==> flow/design.v <==
`timescale 1ns / 1ps
module CORDIC_Cos(
    output [15:0] X0,
    output [15:0] Y0,
    output [15:0] Z0,
    input [15:0] Xin,
    input [15:0] Yin,
    input [15:0] Zin,
    input clk
);
    wire signed [15:0] x_reg [15:0];
    wire signed [15:0] y_reg [15:0];
    wire signed [15:0] z_reg [15:0];
    wire [15:0] x_reg_sh [15:0];
    wire [15:0] y_reg_sh [15:0];
    wire [15:0] sum_x [15:0];
    wire [15:0] sum_y [15:0];
    wire [15:0] sum_z [15:0];
    wire [15:0] z_co;
    reg [15:0] alpha[15:0];
    initial begin
        alpha[0]  = 16'h1921;    
        alpha[1]  = 16'h0ed6;    
        alpha[2]  = 16'h07d6;    
        alpha[3]  = 16'h03fa;    
        alpha[4]  = 16'h01ff;    
        alpha[5]  = 16'h00ff;    
        alpha[6]  = 16'h007f;    
        alpha[7]  = 16'h003f;    
        alpha[8]  = 16'h001f;    
        alpha[9]  = 16'h000f;    
        alpha[10] = 16'h0007;    
        alpha[11] = 16'h0003;    
        alpha[12] = 16'h0001;    
        alpha[13] = 16'h0001;    
        alpha[14] = 16'h0001;    
        alpha[15] = 16'h0000;    
    end
    Register rx0(x_reg[0], Xin, clk);
    Register ry0(y_reg[0], Yin, clk);
    Register rz0(z_reg[0], Zin, clk);
    assign x_reg_sh[0] = x_reg[0] >>> 0;
    assign y_reg_sh[0] = y_reg[0] >>> 0;
    not n0(z_co[0], z_reg[0][15]);
    adder_sub ax0(sum_x[0], , x_reg[0], y_reg_sh[0], z_co[0]);
    adder_sub ay0(sum_y[0], , y_reg[0], x_reg_sh[0], z_reg[0][15]);
    adder_sub az0(sum_z[0], , z_reg[0], alpha[0], z_co[0]);
    genvar i;
    generate
        for(i = 1; i < 16; i = i + 1) begin : cordic_stages
            Register rx(x_reg[i], sum_x[i-1], clk);
            Register ry(y_reg[i], sum_y[i-1], clk);
            Register rz(z_reg[i], sum_z[i-1], clk);
            assign x_reg_sh[i] = x_reg[i] >>> i;
            assign y_reg_sh[i] = y_reg[i] >>> i;
            not zn(z_co[i], z_reg[i][15]);
            adder_sub ax(sum_x[i], , x_reg[i], y_reg_sh[i], z_reg[i][15]);
            adder_sub ay(sum_y[i], , y_reg[i], x_reg_sh[i], z_reg[i][15]);
            adder_sub az(sum_z[i], , z_reg[i], alpha[i], z_co[i]);
        end
    endgenerate
    Register rx16(X0, sum_x[15], clk);
    Register ry16(Y0, sum_y[15], clk);
    Register rz16(Z0, sum_z[15], clk);
endmodule
module Register(
    output reg [15:0] x0,
    input [15:0]      xin,
    input             clk
);
    always @(posedge clk) begin
        x0 <= xin;
    end
endmodule
module adder_sub(
    output [15:0] sum,
    output        carry,
    input  [15:0] A,
    input  [15:0] B,
    input         cin
);
    wire [15:0] b;
    xor x0(b[0], B[0], cin);
    xor x1(b[1], B[1], cin);
    xor x2(b[2], B[2], cin);
    xor x3(b[3], B[3], cin);
    xor x4(b[4], B[4], cin);
    xor x5(b[5], B[5], cin);
    xor x6(b[6], B[6], cin);
    xor x7(b[7], B[7], cin);
    xor x8(b[8], B[8], cin);
    xor x9(b[9], B[9], cin);
    xor x10(b[10], B[10], cin);
    xor x11(b[11], B[11], cin);
    xor x12(b[12], B[12], cin);
    xor x13(b[13], B[13], cin);
    xor x14(b[14], B[14], cin);
    xor x15(b[15], B[15], cin);
    assign {carry, sum} = A + b + cin;
endmodule
**From RTL to reports: CORDIC_Cos**

What the tools print for CORDIC_Cos, step after step.
Lines are those of the file above, counted from 1.
Not given: n/a

- Top: CORDIC_Cos
- Clock input: clk
- Cell library: sky130hd
- Corner: tt_025C_1v80

**After elaboration**

Source: Yosys, flattened and elaborated. Widths are those after wreduce; folded enables and synchronous resets count as part of the registers. Registers that Yosys merges into a memory's read port (data or address) are not register bits. Print and check cells do not count.
Yosys's memory passes give these memory sizes; they may raise the number of words (mostly to a power of two), join words into wider ones and drop unused or constant bits.

- Bits in registers: 816
- Latch bits: 0
- Bits in writable memories: 0
- Memory bits (read-only): 208
- Memories: 1
- Bits of input ports: 49
- Output and inout port bits: 48
- Word-level cells: 692

- Add/sub/neg operators: 96
- Multiply operators: 0
- Div/mod/pow operators: 0
- Magnitude comparators: 0
- Equality and inequality tests: 0
- Shift-type cells: 0
- Mux-type cells: 0
- Bitwise gates (word level): 544
- Reduce/logical cells: 0

Memories:

| memory | words | width | line | RTL |
|---|---|---|---|---|
| alpha | 2 | 104 | 20 | `reg [15:0] alpha[15:0];` |

Operators by type and width:

| kind | count |
|---|---|
| adder 16 x 1 -> 16 bit | 48 |
| adder 16 bit | 48 |
| bitwise XOR 1 bit | 480 |
| bitwise XOR 1 bit (first input constant) | 48 |
| NOT 1 bit | 16 |

**Depth**

Longest topological path by Yosys (ltp), each cell counted once; first at word level (registers and memories cut), then after technology mapping (sequential cells cut; the memories' decode and read muxes count).

- Depth in word-level cells: 4
- ABC_AREA: 0
- Gate-level depth with buffers: 14
- Mapped depth without buffers: 12

**Mapped cells and area**

The flow's flattened synthesis, as Yosys stat reports it; memories are mapped. The netlist is that of the ABC_AREA named above (0 if unset); the other value can give another one.

- Cells in the netlist: 5105
- Chip area (Yosys): 0.0494637 mm^2
- Area of sequential cells: 0.0163357 mm^2
- Mapped flip-flops: 816
- Buffers: 42

Cells by type:

| cell | count | total area (um^2) |
|---|---|---|
| sky130_fd_sc_hd__dfxtp_1 | 816 | 1.63E+04 |
| sky130_fd_sc_hd__ha_1 | 750 | 9384 |
| sky130_fd_sc_hd__xor2_1 | 463 | 4.06E+03 |
| sky130_fd_sc_hd__xnor2_1 | 445 | 3.9E+03 |
| sky130_fd_sc_hd__a21oi_1 | 463 | 2.32E+03 |
| sky130_fd_sc_hd__a21o_1 | 207 | 1553.99 |
| sky130_fd_sc_hd__nor2_1 | 248 | 930.893 |
| sky130_fd_sc_hd__fa_1 | 45 | 900.864 |
| sky130_fd_sc_hd__nand2_1 | 222 | 833.299 |
| sky130_fd_sc_hd__o21ai_0 | 154 | 770.739 |
| sky130_fd_sc_hd__o21bai_1 | 99 | 743.213 |
| sky130_fd_sc_hd__inv_1 | 190 | 713.184 |
| sky130_fd_sc_hd__o21a_1 | 87 | 653.126 |
| sky130_fd_sc_hd__o21ai_1 | 105 | 525.504 |
| sky130_fd_sc_hd__nand2b_1 | 69 | 431.664 |
| sky130_fd_sc_hd__a211oi_1 | 50 | 375.36 |
| sky130_fd_sc_hd__nor2b_1 | 57 | 356.592 |
| sky130_fd_sc_hd__nand3_1 | 67 | 335.322 |

Other cell types: 62; their cells: 568.
The figures by module come from a second, unflattened synthesis with its own total; it is not the netlist above.

- Cell total of the unflattened synthesis: 7170
- Area total of the unflattened synthesis: 0.064089 mm^2

Each row is one instance without its submodules.

By module:

| module | times used | cells | area (mm^2) | seq. area (mm^2) |
|---|---|---|---|---|
| adder_sub | 48 | 132 | 0.0009935 | 0 |
| Register | 51 | 16 | 0.0003203 | 0.0003203 |
| CORDIC_Cos | 1 | 18 | 0.0000676 | 0 |

**Timing after synthesis**

OpenSTA on the mapped netlist: ideal clock, no wires. The path of least setup slack (recovery checks aside). Input and output delay are each 20% of the period. Register names are those of the netlist, which keeps one name where synthesis merged equal registers.

- Path type: register to register
- Start point: reg cordic_stages[1].rz.x0[15]
- End point: reg cordic_stages[2].rz.x0[15]
- Clock period: 7.96 ns
- Setup time: 0.070 ns
- Time at the first pin: 0.000 ns
- Data arrival time: 3.674 ns
- Required time: 7.890 ns
- Path slack: 4.215 ns
- Path delay: 3.744 ns
- Stages: 14
- Buffers on the path: 3
- Synthesis period reached: 3.745 ns

"path delay" = arrival - input delay + setup time.
"stages": output pins that drive a net of the path, with the launching flip-flop's if there is one; two outputs of one cell count as two.
"synthesis period reached" is the clock period less the worst setup slack; recovery checks do not enter. This is arithmetic on one report: input and output delays are still those of the set period (20% each).
The rows between start and end are the longest chain of elaborated cells between them; the timing report does not say that the signal goes this way. Where chains are equally long, one stands for them.
A line is the first line of the expression or statement that the cell stems from. Yosys adds cells for indexed reads and writes and turns some case tables into memories.

- Cell sequence: sky130_fd_sc_hd__dfxtp_1 sky130_fd_sc_hd__clkbuf_1 sky130_fd_sc_hd__buf_1 sky130_fd_sc_hd__buf_1 sky130_fd_sc_hd__inv_1 sky130_fd_sc_hd__ha_1 sky130_fd_sc_hd__o21ba_1 sky130_fd_sc_hd__o21ai_1 sky130_fd_sc_hd__a21boi_1 sky130_fd_sc_hd__o21ba_1 sky130_fd_sc_hd__o41a_1 sky130_fd_sc_hd__o41ai_1 sky130_fd_sc_hd__nand2b_1 sky130_fd_sc_hd__o2bb2ai_1
- Length of the longest elaborated chain: 4
- Elaborated cells on any way between the ends: 19
- Source lines of those cells: 18
- Those cells by class: add/sub: 2; logic: 17

Ends and longest elaborated chain, after synthesis:

| what | line | RTL |
|---|---|---|
| from (decl) | 67 | `output reg [15:0] x0,` |
| from (assign) | 72 | `x0 <= xin;` |
| NOT 1 bit | 56 | `not zn(z_co[i], z_reg[i][15]);` |
| bitwise XOR 1 bit | 83 | `xor x0(b[0], B[0], cin);` |
| adder 16 bit | 99 | `assign {carry, sum} = A + b + cin;` |
| adder 16 x 1 -> 16 bit | 99 |  |
| to (assign) | 72 |  |
| to (decl) | 67 |  |

**Path in the finished layout**

From the final timing report of flow run A: the path of least setup slack in the routed layout; clock arrival at registers is part of the times.

- Path type: register to register
- Start point: reg rz0.x0[15]
- End point: reg cordic_stages[1].ry.x0[14]
- Clock period: 2.18 ns
- Setup time: 0.07 ns
- Time at the first pin: 0.71 ns
- Data arrival time: 3.37 ns
- Required time: 2.82 ns
- Path slack: -0.56 ns
- Stages: 13
- Buffers on the path: 2

The rows between start and end are the longest chain of elaborated cells between them; the timing report does not say that the signal goes this way. Where chains are equally long, one stands for them.

- Cell sequence: sky130_fd_sc_hd__dfxtp_4 sky130_fd_sc_hd__buf_12 sky130_fd_sc_hd__buf_4 sky130_fd_sc_hd__xor2_1 sky130_fd_sc_hd__ha_1 sky130_fd_sc_hd__a21oi_2 sky130_fd_sc_hd__o21ai_2 sky130_fd_sc_hd__a221o_1 sky130_fd_sc_hd__a211oi_2 sky130_fd_sc_hd__o21ai_1 sky130_fd_sc_hd__a31o_1 sky130_fd_sc_hd__a21oi_2 sky130_fd_sc_hd__xnor2_1
- Length of the longest elaborated chain: 3
- Elaborated cells on any way between the ends: 17
- Source lines of those cells: 16
- Those cells by class: add/sub: 2; logic: 15

Ends and longest elaborated chain, after layout:

| what | line | RTL |
|---|---|---|
| from (decl) | 67 | `output reg [15:0] x0,` |
| from (assign) | 72 | `x0 <= xin;` |
| bitwise XOR 1 bit | 83 | `xor x0(b[0], B[0], cin);` |
| adder 16 bit | 99 | `assign {carry, sum} = A + b + cin;` |
| adder 16 x 1 -> 16 bit | 99 |  |
| to (assign) | 72 |  |
| to (decl) | 67 |  |

FLOW RESULTS
============

Below are 2 stored runs of the flow (Yosys, OpenROAD; platform sky130hd) on CORDIC_Cos, each with its settings and what was measured, unordered. Constraints: input delay and output delay 20% of the set period each, output load 0.01 pF.
"clock period reached" means the clock period less the worst setup slack. The figure is calculated, with input and output delays left at 20% of the set period.
"critical path time" = time allowed to the worst setup path (clock period - input delay - output delay, where it has them) - its slack; a late launch clock adds to it, a late capture clock takes from it.

### Flow run A

Settings: `period_ns=2.18`, `CAP_MARGIN=20`, `CORE_MARGIN=2`, `CORE_UTILIZATION=40`, `SLEW_MARGIN=20`

- Synthesized cell area: 0.0494637 mm^2
- Die area: 0.126487 mm^2
- Standard-cell area after layout: 0.0774706 mm^2
- Utilization: 62.9 %
- Smallest setup slack: -0.555 ns
- Post-route setup TNS: -78.204 ns
- Worst hold slack after layout: 0.158 ns
- Clock period reached: 2.735 ns
- Critical path time: 2.74 ns
- Critical path type: register to register

### Flow run B

Settings: `period_ns=2.56`, `CORE_UTILIZATION=55`, `SETUP_SLACK_MARGIN=0.11`, `CORE_ASPECT_RATIO=1.42`, `CELL_PAD_IN_SITES_DETAIL_PLACEMENT=1`, `TNS_END_PERCENT=55`, `CTS_CLUSTER_DIAMETER=375`, `SLEW_MARGIN=0`, `CAP_MARGIN=20`, `CORE_MARGIN=2`

Stopped before the end: clock tree synthesis reported DPL-0033.
